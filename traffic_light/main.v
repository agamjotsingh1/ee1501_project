==> flow/design.v <==
`timescale 1s/1ms
module traffic_light_controller(
    input            clk,
    input            reset,
    input            Emergency_Left,
    input            Emergency_Right,
    output reg [1:0] T1,         
    output reg [1:0] T2,         
    output reg       T1_WALK,
    output reg       T2_WALK,
    output reg       buzzer1,
    output reg       buzzer2
    );
    localparam S1 = 3'd1,
               S2 = 3'd2,
               S3 = 3'd3,
               S4 = 3'd4,
               S5 = 3'd5,
               S6 = 3'd6;
    localparam T_S1 = 29,
               T_S2 =  4,
               T_S3 = 19,
               T_S4 =  4,
               T_S5 = 29,
               T_S6 =  4,
               T_EM =  9;
    reg [2:0] current_state, next_state;
    reg [6:0] timer, emergency_timer;
    reg emergency_right_active, emergency_left_active;
    always @(posedge clk or posedge reset) begin
        if (reset) begin
            current_state   <= S1;
            timer           <= 0;
            emergency_timer <= 0;
            emergency_right_active <= 0;
            emergency_left_active <= 0;
            T1       <= 2'b00;
            T2       <= 2'b10;
            T1_WALK  <= 1'b0;
            T2_WALK  <= 1'b0;
            buzzer1   <= 1'b0;
        end else begin
            case (emergency_right_active | emergency_left_active | Emergency_Left | Emergency_Right)
              1'b1: begin
                case (emergency_right_active | Emergency_Right)
                  1'b1: begin
                    case (Emergency_Right)
                      1'b1: emergency_right_active <= 1'b1;
                      default: begin end
                    endcase
                    case (emergency_timer < T_EM)
                      1'b1: emergency_timer <= emergency_timer + 1;
                      default: begin
                        case (Emergency_Right)
                          1'b1: emergency_timer <= 0;  
                          default: begin
                            emergency_timer <= 0;
                            emergency_right_active <= 0;
                          end
                        endcase
                      end
                    endcase
                    T1       <= 2'b10;
                    T2       <= 2'b10;
                    T1_WALK  <= 1'b0;
                    T2_WALK  <= 1'b0;
                    buzzer1  <= 1'b0;
                    buzzer2  <= 1'b0;
                  end
                  default: begin
                    case (emergency_left_active | Emergency_Left)
                      1'b1: begin
                        case (Emergency_Left)
                          1'b1: emergency_left_active <= 1'b1;
                          default: begin end
                        endcase
                        case (emergency_timer < T_EM)
                          1'b1: emergency_timer <= emergency_timer + 1;
                          default: begin
                            case (Emergency_Left)
                              1'b1: emergency_timer <= 0;  
                              default: begin
                                emergency_timer <= 0;
                                emergency_left_active <= 0;
                              end
                            endcase
                          end
                        endcase
                        T1       <= 2'b10;
                        T2       <= 2'b00;
                        T1_WALK  <= 1'b0;
                        T2_WALK  <= 1'b0;
                        buzzer1  <= 1'b0;
                        buzzer2  <= 1'b0;
                      end
                      default: begin end
                    endcase
                  end
                endcase
              end
              default: begin
                case (current_state)
                  S1: begin
                    T1_WALK <= 1'b0; T2_WALK <= 1'b1; buzzer1 <= 1'b0;
                    T1      <= 2'b00; T2     <= 2'b10;buzzer2 <= 1'b0;
                    case (timer < T_S1)
                      1'b1: timer <= timer + 1;
                      default: begin
                        timer         <= 0;
                        current_state <= S2;
                      end
                    endcase
                  end
                  S2: begin
                    T1_WALK <= 1'b0; T2_WALK <= 1'b1; buzzer1 <= 1'b0;
                    T1      <= 2'b01; T2     <= 2'b10;buzzer2 <= 1'b0;
                    case (timer < T_S2)
                      1'b1: timer <= timer + 1;
                      default: begin
                        timer         <= 0;
                        current_state <= S3;
                      end
                    endcase
                  end
                  S3: begin
                    T1_WALK <= 1'b1; T2_WALK <= 1'b1; buzzer1 <= 1'b0;
                    T1      <= 2'b10; T2     <= 2'b10;buzzer2 <= 1'b0;
                    case (timer < T_S3)
                      1'b1: timer <= timer + 1;
                      default: begin
                        timer         <= 0;
                        current_state <= S4;
                      end
                    endcase
                  end
                  S4: begin
                    T1_WALK <= 1'b1; T2_WALK <= 1'b1; buzzer1 <= 1'b0;
                    T1      <= 2'b10; T2     <= 2'b10;buzzer2 <= 1'b1;
                    case (timer < T_S4)
                      1'b1: timer <= timer + 1;
                      default: begin
                        timer         <= 0;
                        current_state <= S5;
                      end
                    endcase
                  end
                  S5: begin
                    T1_WALK <= 1'b1; T2_WALK <= 1'b0; buzzer1 <= 1'b0;
                    T1      <= 2'b10; T2     <= 2'b00;buzzer2 <= 1'b0;
                    case (timer < T_S5)
                      1'b1: timer <= timer + 1;
                      default: begin
                        timer         <= 0;
                        current_state <= S6;
                      end
                    endcase
                  end
                  S6: begin
                    T1_WALK <= 1'b1; T2_WALK <= 1'b0; buzzer1 <= 1'b1;
                    T1      <= 2'b10; T2     <= 2'b01;buzzer2 <= 1'b0;
                    case (timer < T_S6)
                      1'b1: timer <= timer + 1;
                      default: begin
                        timer         <= 0;
                        current_state <= S1;
                      end
                    endcase
                  end
                  default: current_state <= S1;
                endcase
              end
            endcase
        end
    end
    always @(*) begin
        case (current_state)
            S1: next_state = S2;
            S2: next_state = S3;
            S3: next_state = S4;
            S4: next_state = S5;
            S5: next_state = S6;
            S6: next_state = S1;
            default: next_state = S1;
        endcase
    end
endmodule
==> From RTL to reports: traffic_light_controller <==
What the tools print for traffic_light_controller, step after step.
Lines are those of the file above, counted from 1.
Operators: Yosys type, input widths -> output width; for muxes data width and select width s.
Cell names lack the library's common part.
{ "inputs": {"top_module": "traffic_light_controller", "clock": "clk", "library": "sky130hd", "corner": "tt_025C_1v80"} }

==> Word-level counts <==
Counts by Yosys on the flattened word-level netlist (proc, flatten, opt, wreduce; memories kept). Register bits leave out memories and registers merged into their read ports (data or address). Print and check cells are left out. Cells with the same type and inputs are merged into one.
{ "bits": {"reg_bits": 27, "in_bits": 4} }
{ "op_classes": {"n_addsub": 2, "n_cmp": 4, "n_eq": 13, "mux": 38, "n_logic": 8, "reduce_and_logical": 27} }
{ "op_table": {"columns": ["op", "count"], "rows": [
  ["$mux 7", 6],
  ["$pmux 7 s3", 1],
  ["$pmux 3 s6", 1],
  ["$mux 3", 6],
  ["$reduce_and 2->1", 8],
  ["$add 7x1->7 const B", 2],
  ["$lt 7x5->1 const B", 2],
  ["$ne 2x2->1 const B", 6],
  ["$reduce_bool 3->1", 4],
  ["$mux 1", 12],
  ["$pmux 2 s3", 2],
  ["$mux 2", 6],
  ["$reduce_or 5->1", 2],
  ["$eq 3x3->1 const B", 3],
  ["$reduce_bool 4->1", 2],
  ["$reduce_or 4->1", 2],
  ["$pmux 1 s2", 4],
  ["$lt 7x3->1 const B", 1],
  ["$lt 7x4->1 const B", 1],
  ["$reduce_and 7->1", 1],
  ["$reduce_or 2->1", 3],
  ["$eq 3x2->1 const B", 2],
  ["$reduce_and 3->1", 2],
  ["$reduce_bool 6->1", 1],
  ["$or 1x1->1", 5],
  ["$not 1->1", 3],
  ["$eq 3x1->1 const B", 1],
  ["$ne 3x1->1 const B", 1]
]} }
Other operator kinds: 2; their cells: 2.

==> Logic depth <==
Longest topological path by Yosys (ltp), each cell counted once; first at word level (registers and memories cut), then after technology mapping (sequential cells cut; the memories' decode and read muxes count).
{ "logic_depth": {"word_depth": 5, "ABC_AREA": 0, "mapped_depth": 6} }

==> Mapped cells and area <==
The flow's flattened synthesis, as Yosys stat reports it; memories are mapped. The netlist is that of the ABC_AREA named above (0 if unset); the other value can give another one.
{ "mapped": {"mapped_cells": 138, "yosys_area_um2": 1413.9, "sequential_area_um2": 758.2, "ffs": 30, "n_buf": 2} }
{ "types": {"columns": ["type", "count"], "rows": [
  ["dfrtp_1", 27],
  ["nand2_1", 22],
  ["nor2_1", 16],
  ["a22o_1", 6],
  ["dfstp_2", 2],
  ["a21oi_1", 8],
  ["edfxtp_1", 1],
  ["o21ai_0", 6],
  ["o31ai_1", 4],
  ["ha_1", 2],
  ["nor3_1", 5],
  ["nor4_4", 1],
  ["o211ai_4", 1],
  ["nand3_1", 4],
  ["a31oi_1", 3],
  ["a31o_4", 1],
  ["a22oi_1", 2],
  ["and3_2", 2]
]} }
Other cell types: 21; their cells: 25.

==> Timing after synthesis <==
Path of least setup slack by OpenSTA after synthesis, without wires, with an ideal clock, recovery checks aside; 20% of the period is set as input and as output delay. Where synthesis merged equal registers, the netlist keeps one of their names.
{ "synth_timing": {"path_type": "register -> register", "start": "reg emergency_right_active", "end": "reg current_state", "period_ns": 1.42, "setup_time_ns": 0.121, "launch_ns": 0.000, "arrival_ns": 1.260, "setup_slack_ns": 0.039, "delay_ns": 1.381, "path_stages": 5, "period_less_setup_slack_ns": 1.381} }
"delay_ns" = arrival - input delay + setup time.
"path_stages" counts driving pins, that of a launching flip-flop among them; a cell with two outputs on the path counts twice.
"period_less_setup_slack_ns" is the clock period less the worst setup slack; recovery checks do not enter. This is arithmetic on one report: input and output delays are still those of the set period (20% each).
Where an end lacks its bit number, it is one bit of the signal, or one of the new flip-flops if synthesis recoded a state register.
The rows between start and end are the longest chain of elaborated cells between them; the timing report does not say that the signal goes this way. Where chains are equally long, one stands for them.
A line is the first line of the expression or statement that the cell stems from. Yosys adds cells for indexed reads and writes and turns some case tables into memories.
At most two assigning lines are given for a register; there are more.
{ "synth_via": {"cell_sequence": "dfrtp_1 nor4_2 buf_4 nand2_1 a22o_1", "elab_chain_len": 5} }
{ "synth_lines": {"columns": ["item", "line", "source"], "rows": [
  ["start, declared", 29, "reg emergency_right_active, emergency_left_active;"],
  ["start, assigned", 35, "emergency_right_active <= 0;"],
  ["start, assigned", 48, "1'b1: emergency_right_active <= 1'b1;"],
  ["$or 1x1->1 x3", 43, "case (emergency_right_active | emergency_left_active | Emergency_Left | Emergency_Right)"],
  ["$not 1->1", null, null],
  ["$reduce_and 7->1", null, null],
  ["end, assigned", 32, "current_state   <= S1;"],
  ["end, assigned", 110, "current_state <= S2;"],
  ["end, declared", 27, "reg [2:0] current_state, next_state;"]
]} }

==> Path in the finished layout <==
From the final timing report of stored run 1: the path of least setup slack in the routed layout; clock arrival at registers is part of the times.
{ "layout_timing": {"path_type": "register -> register", "start": "reg current_state", "end": "reg timer[4]", "period_ns": 1.4, "setup_time_ns": 0.11, "launch_ns": 0.33, "arrival_ns": 1.66, "setup_slack_ns": -0.05, "path_stages": 7} }
Where an end lacks its bit number, it is one bit of the signal, or one of the new flip-flops if synthesis recoded a state register.
The rows between start and end are the longest chain of elaborated cells between them; the timing report does not say that the signal goes this way. Where chains are equally long, one stands for them.
At most two assigning lines are given for a register; there are more.
{ "layout_via": {"cell_sequence": "dfrtp_1 nor2_2 nor2_1 a31o_4 buf_4 a22oi_1 o31ai_1", "elab_chain_len": 3} }
{ "layout_lines": {"columns": ["item", "line", "source"], "rows": [
  ["start, declared", 27, "reg [2:0] current_state, next_state;"],
  ["start, assigned", 32, "current_state   <= S1;"],
  ["start, assigned", 110, "current_state <= S2;"],
  ["$eq 3x3->1", 102, "case (current_state)"],
  ["$reduce_or 3->1", null, null],
  ["$pmux 7 s3", 102, null],
  ["end, assigned", 107, "1'b1: timer <= timer + 1;"],
  ["end, assigned", 118, "1'b1: timer <= timer + 1;"],
  ["end, declared", 28, "reg [6:0] timer, emergency_timer;"]
]} }

Below are 2 stored runs of the flow (Yosys, OpenROAD; platform sky130hd) on traffic_light_controller, each with its settings and what was measured, unordered. Constraints: input delay and output delay 20% of the set period each, output load 0.01 pF.
By "period_less_ws_ns" is meant the clock period of the run minus its worst setup slack. This is arithmetic on one report: input and output delays are still those of the set period (20% each).
"worst_path_allowed_less_slack_ns": the worst setup path's part of the clock period (all of it between registers, 20% less for each end at a port) less its slack. A launch clock that arrives late makes it longer, a capture clock that arrives late makes it shorter.
"totalPower_mw" is the tool's figure for a default switching activity; nothing was simulated.
[
  {
    "run": "stored run 1",
    "settings": { "period_ns": 1.4, "CORE_UTILIZATION": 39, "SETUP_SLACK_MARGIN": -0.04, "PLACE_DENSITY_LB_ADDON": 0.22, "CORE_MARGIN": 8, "GPL_TIMING_DRIVEN": 0, "MIN_ROUTING_LAYER": "met1", "CAP_MARGIN": 20, "SLEW_MARGIN": 20 },
    "results": { "totalPower_mw": 1.976, "utilization_pct": 53.9, "layout_stdcell_area_um2": 1928.1, "worst_path_allowed_less_slack_ns": 1.45, "worstPathKind": "register -> register", "synth_chip_area_um2": 1413.9, "total_die_area_um2": 5808.0, "period_less_ws_ns": 1.448, "worst_setup_slack_ns": -0.048, "timing.setup.tns_ns": -0.213 }
  },
  {
    "run": "stored run 2",
    "settings": { "period_ns": 1.47, "SETUP_SLACK_MARGIN": -0.02, "CAP_MARGIN": 20, "CORE_MARGIN": 2, "CORE_UTILIZATION": 40, "SLEW_MARGIN": 20 },
    "results": { "totalPower_mw": 1.835, "utilization_pct": 58.1, "layout_stdcell_area_um2": 1953.1, "worst_path_allowed_less_slack_ns": 1.51, "worstPathKind": "register -> register", "synth_chip_area_um2": 1413.9, "total_die_area_um2": 4025.9, "period_less_ws_ns": 1.505, "worst_setup_slack_ns": -0.035, "timing.setup.tns_ns": -0.072 }
  }
]
